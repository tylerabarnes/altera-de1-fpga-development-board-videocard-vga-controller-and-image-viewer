==> flow/design.v <==
module VerilogVGAController (
    input wire CLOCK_50,
    input wire reset,
    output reg Hsync,
    output reg Vsync,
    output reg [3:0] VGA_R,
    output reg [3:0] VGA_G,
    output reg [3:0] VGA_B,
    output reg VGA_HS,
    output reg VGA_VS,
    output reg [21:0] FL_ADDR,    
    inout wire [7:0] FL_DQ,       
    output reg FL_OE_N,           
    output reg FL_RST_N,          
    output reg FL_WE_N            
);
localparam HOR_RES   = 640;   
localparam VER_RES   = 480;   
localparam HOR_FRONT = 16;    
localparam HOR_SYNC  = 96;    
localparam HOR_BACK  = 38;    
localparam VER_FRONT = 10;    
localparam VER_SYNC  = 2;     
localparam VER_BACK  = 33;    
localparam PIXEL_CLK = 25;    
reg [9:0] h_counter = 0;  
reg [9:0] v_counter = 0;  
reg pixel_valid;
reg [7:0] flash_data;
reg [21:0] byte_addr;   
reg [3:0] flash_state = 0;
initial begin
    Hsync = 1'b0;
    Vsync = 1'b0;
    VGA_R = 4'b0000;
    VGA_G = 4'b0000;
    VGA_B = 4'b0000;
    VGA_HS = 1'b0;
    VGA_VS = 1'b0;
    FL_RST_N = 1'b1;   
    FL_WE_N = 1'b1;    
end
always @(posedge CLOCK_50 or posedge reset) begin
    if (reset) begin
        h_counter <= 0;
    end else begin
        if (h_counter == HOR_RES + HOR_FRONT + HOR_SYNC + HOR_BACK - 1) begin
            h_counter <= 0;
        end else begin
            h_counter <= h_counter + 1;
        end
    end
end
always @(posedge CLOCK_50 or posedge reset) begin
    if (reset) begin
        v_counter <= 0;
    end else if (h_counter == HOR_RES + HOR_FRONT + HOR_SYNC + HOR_BACK - 1) begin
        if (v_counter == VER_RES + VER_FRONT + VER_SYNC + VER_BACK - 1) begin
            v_counter <= 0;
        end else begin
            v_counter <= v_counter + 1;
        end
    end
end
always @(*) begin
    VGA_HS = (h_counter < HOR_RES + HOR_FRONT) || (h_counter >= HOR_RES + HOR_FRONT + HOR_SYNC) ? 1 : 0;
    VGA_VS = (v_counter < VER_RES + VER_FRONT) || (v_counter >= VER_RES + VER_FRONT + VER_SYNC) ? 1 : 0;
end
always @(*) begin
    pixel_valid = (h_counter < HOR_RES) && (v_counter < VER_RES) ? 1 : 0;
end
always @(posedge CLOCK_50 or posedge reset) begin
    if (reset) begin
        FL_OE_N <= 1'b1;
        flash_state <= 0;
    end else begin
        case (flash_state)
            0: begin
                if (pixel_valid) begin
                    byte_addr = (v_counter * HOR_RES) + h_counter;
                    FL_ADDR <= byte_addr;
                    FL_OE_N <= 1'b0;
                    flash_state <= 1;
                end
            end
            1: begin
                flash_state <= 2;
            end
            2: begin
                flash_data <= FL_DQ;
                FL_OE_N <= 1'b1;
                flash_state <= 3;
            end
            3: begin
                flash_state <= 0;
            end
        endcase
    end
end
always @(posedge CLOCK_50) begin
    if (pixel_valid) begin
        VGA_R <= {flash_data[7:5], 1'b0};   
        VGA_G <= {flash_data[4:2], 1'b0};   
        VGA_B <= {flash_data[1:0], 2'b00};  
    end else begin
        VGA_R <= 4'b0000;
        VGA_G <= 4'b0000;
        VGA_B <= 4'b0000;
    end
end
endmodule
## Reports on VerilogVGAController

Tool output for the design above, in the order of the flow.
Lines are those of the file above, counted from 1.
Operators: Yosys type, input widths -> output width; for muxes data width and select width s.
Not given: -

| set-up | value |
|---|---|
| top | VerilogVGAController |
| clock port | CLOCK_50 |
| standard-cell library | sky130hd |
| timing corner | tt_025C_1v80 |

## After elaboration

Counts by Yosys on the flattened word-level netlist (proc, flatten, opt, wreduce; memories kept). Register bits leave out memories and registers merged into their read ports (data or address). Print and check cells are left out.

| cells by class | value |
|---|---|
| multipliers | 1 |
| reductions and logical operators | 10 |
| $lt $le $gt $ge | 6 |
| muxes and demuxes | 9 |
| $add $sub $neg | 3 |
| bitwise logic cells | 1 |
| eq/ne operators | 6 |

Operator list:

| cell | count |
|---|---|
| $mul 10x3->13 const B | 1 |
| $add 20x10->21 | 1 |
| $add 10x1->10 const B | 2 |
| $lt 10x10->1 const B | 2 |
| $eq 10x10->1 const B | 2 |
| $lt 10x9->1 const B | 2 |
| $mux 10 | 2 |
| $pmux 4 s4 | 1 |
| $ge 10x10->1 const B | 1 |
| $ge 10x9->1 const B | 1 |
| $eq 4x2->1 const B | 2 |
| $reduce_and 2->1 | 3 |
| $eq 4x1->1 const B | 1 |
| $logic_not 4->1 | 1 |
| $reduce_bool 4->1 | 1 |
| $mux 4 | 1 |
| $mux 1 | 4 |
| $reduce_and 3->1 | 1 |
| $logic_or 1x1->1 | 2 |
| $ne 2x2->1 const B | 1 |
| $reduce_bool 2->1 | 1 |
| $pmux 1 s2 | 1 |
| $logic_and 1x1->1 | 1 |
| $not 1->1 | 1 |

| word-level totals | value |
|---|---|
| output and inout bits | 49 |
| register bits after elaboration | 67 |
| input bits | 2 |
| cells after elaboration | 48 |

## Longest topological paths

Yosys ltp: most cells in a row. Word level: on the elaborated netlist, between registers, memories and ports. Mapped: between sequential cells and ports; inverters and the memories' decode and read muxes count.

| logic depth | value |
|---|---|
| depth in word-level cells | 5 |
| ABC_AREA | 0 |
| gate-level depth with buffers | 9 |
| gate-level depth less buffers | 9 |

## Synthesis result

Source: synth_stat.txt of the flow (Yosys; design flattened, memories mapped). It holds for the ABC_AREA given above (unset counts as 0); a run with the other value may have another netlist.
The area totals of this step are shown rounded.

| synthesis totals | value |
|---|---|
| buffer cells | 12 |
| sequential part of the area | 0.00161 mm^2 |
| flip-flop cells | 60 |
| standard cells after synthesis | 286 |
| chip area (Yosys) | 0.00322 mm^2 |

Cells by type:

| cell type | count | area in all (um^2) |
|---|---|---|
| sky130_fd_sc_hd__edfxtp_1 | 29 | 870.835 |
| sky130_fd_sc_hd__dfrtp_1 | 22 | 550.528 |
| sky130_fd_sc_hd__ha_1 | 28 | 350.336 |
| sky130_fd_sc_hd__dfxtp_1 | 8 | 160.154 |
| sky130_fd_sc_hd__xnor2_1 | 13 | 113.859 |
| sky130_fd_sc_hd__xor2_1 | 12 | 105.101 |
| sky130_fd_sc_hd__nand2_1 | 22 | 82.579 |
| sky130_fd_sc_hd__buf_4 | 9 | 67.565 |
| sky130_fd_sc_hd__a21oi_1 | 12 | 60.058 |
| sky130_fd_sc_hd__nor2_1 | 16 | 60.058 |
| sky130_fd_sc_hd__inv_1 | 15 | 56.304 |
| sky130_fd_sc_hd__and2_1 | 8 | 50.048 |
| sky130_fd_sc_hd__o21ai_0 | 10 | 50.048 |
| sky130_fd_sc_hd__nand3_1 | 9 | 45.043 |
| sky130_fd_sc_hd__nor4_4 | 2 | 42.541 |
| sky130_fd_sc_hd__fa_1 | 2 | 40.038 |
| sky130_fd_sc_hd__nand2b_1 | 6 | 37.536 |
| sky130_fd_sc_hd__nand4_1 | 6 | 37.536 |

Not listed: further types 32, cells in them 57.

## Path before layout

OpenSTA on the mapped netlist: ideal clock, no wires. The path of least setup slack (recovery checks aside). Input and output delay are each 20% of the period. Register names are those of the netlist, which keeps one name where synthesis merged equal registers.

| path post-synthesis | value |
|---|---|
| path type | reg-to-reg |
| from | register v_counter[1] |
| to | register FL_ADDR[17] |
| time at the first pin | 0 ps |
| library setup time | 258 ps |
| slack | 2374 ps |
| clock period | 5010 ps |
| path delay | 2636 ps |
| stages | 9 |
| buffers on the path | 0 |
| arrival | 2378 ps |
| required time | 4752 ps |
| period reached after synthesis | 2636 ps |

"path delay" = arrival - input delay + setup time.
"stages" counts driving pins, that of a launching flip-flop among them; a cell with two outputs on the path counts twice.
"period reached after synthesis" = period - worst setup slack (recovery checks aside). The figure is calculated, with input and output delays left at 20% of the set period.
The rows between start and end are the longest chain of elaborated cells between them; the timing report does not say that the signal goes this way. Where chains are equally long, one stands for them.
A line is the first line of the expression or statement that the cell stems from. Yosys adds cells for indexed reads and writes and turns some case tables into memories.
A register here has more assigning lines than the two given.
The path ends at the data pin of a flip-flop with enable; ways to the enable are not counted.

| on the way, post-synthesis | value |
|---|---|
| cells stage by stage | sky130_fd_sc_hd__dfrtp_1 sky130_fd_sc_hd__ha_1 sky130_fd_sc_hd__ha_1 sky130_fd_sc_hd__fa_1 sky130_fd_sc_hd__xor2_1 sky130_fd_sc_hd__o2111ai_1 sky130_fd_sc_hd__nor4b_2 sky130_fd_sc_hd__nand2_1 sky130_fd_sc_hd__xnor2_1 |
| cells in the longest elaborated chain | 2 |
| elaborated cells on any way between the ends | 2 |
| source lines of those cells | 1 |
| those cells by class | add/sub (1); mul (1) |

RTL lines, path post-synthesis:

| item | line | text |
|---|---|---|
| start: declaration | 27 | `reg [9:0] v_counter = 0;` |
| start: assignment | 56 | `v_counter <= 0;` |
| start: assignment | 61 | `v_counter <= v_counter + 1;` |
| $mul 10x3->13 | 80 | `byte_addr = (v_counter * HOR_RES) + h_counter;` |
| $add 20x10->21 | 80 |  |
| end: assignment | 81 | `FL_ADDR <= byte_addr;` |
| end: declaration | 11 | `output reg [21:0] FL_ADDR,` |

Design VerilogVGAController on sky130hd. What follows are 2 stored runs of the flow, each under its own settings; their order means nothing. The constraints put input and output delay at 20% of the set period each and load the outputs with 0.01 pF.
Settings: -- = not set for that run.

| run | period_ns | CORE_UTILIZATION | SETUP_SLACK_MARGIN | PLACE_DENSITY_LB_ADDON | CORE_ASPECT_RATIO | CTS_CLUSTER_DIAMETER | SLEW_MARGIN | CAP_MARGIN | CORE_MARGIN | TNS_END_PERCENT | ABC_AREA | GPL_TIMING_DRIVEN | MAX_ROUTING_LAYER |
|---|---|---|---|---|---|---|---|---|---|---|---|---|---|
| run 1 | 2.77 | 19 | 0.34 | 0.09 | 1.01 | 103 | 35 | 20 | 2 | -- | -- | -- | -- |
| run 2 | 3.1 | 71 | 0.47 | 0.24 | -- | -- | 20 | 30 | 3 | 30 | 0 | 0 | met5 |

Run 1: unfinished; error RSZ-0074 in routing
Run 2: unfinished; error RSZ-0074 in routing
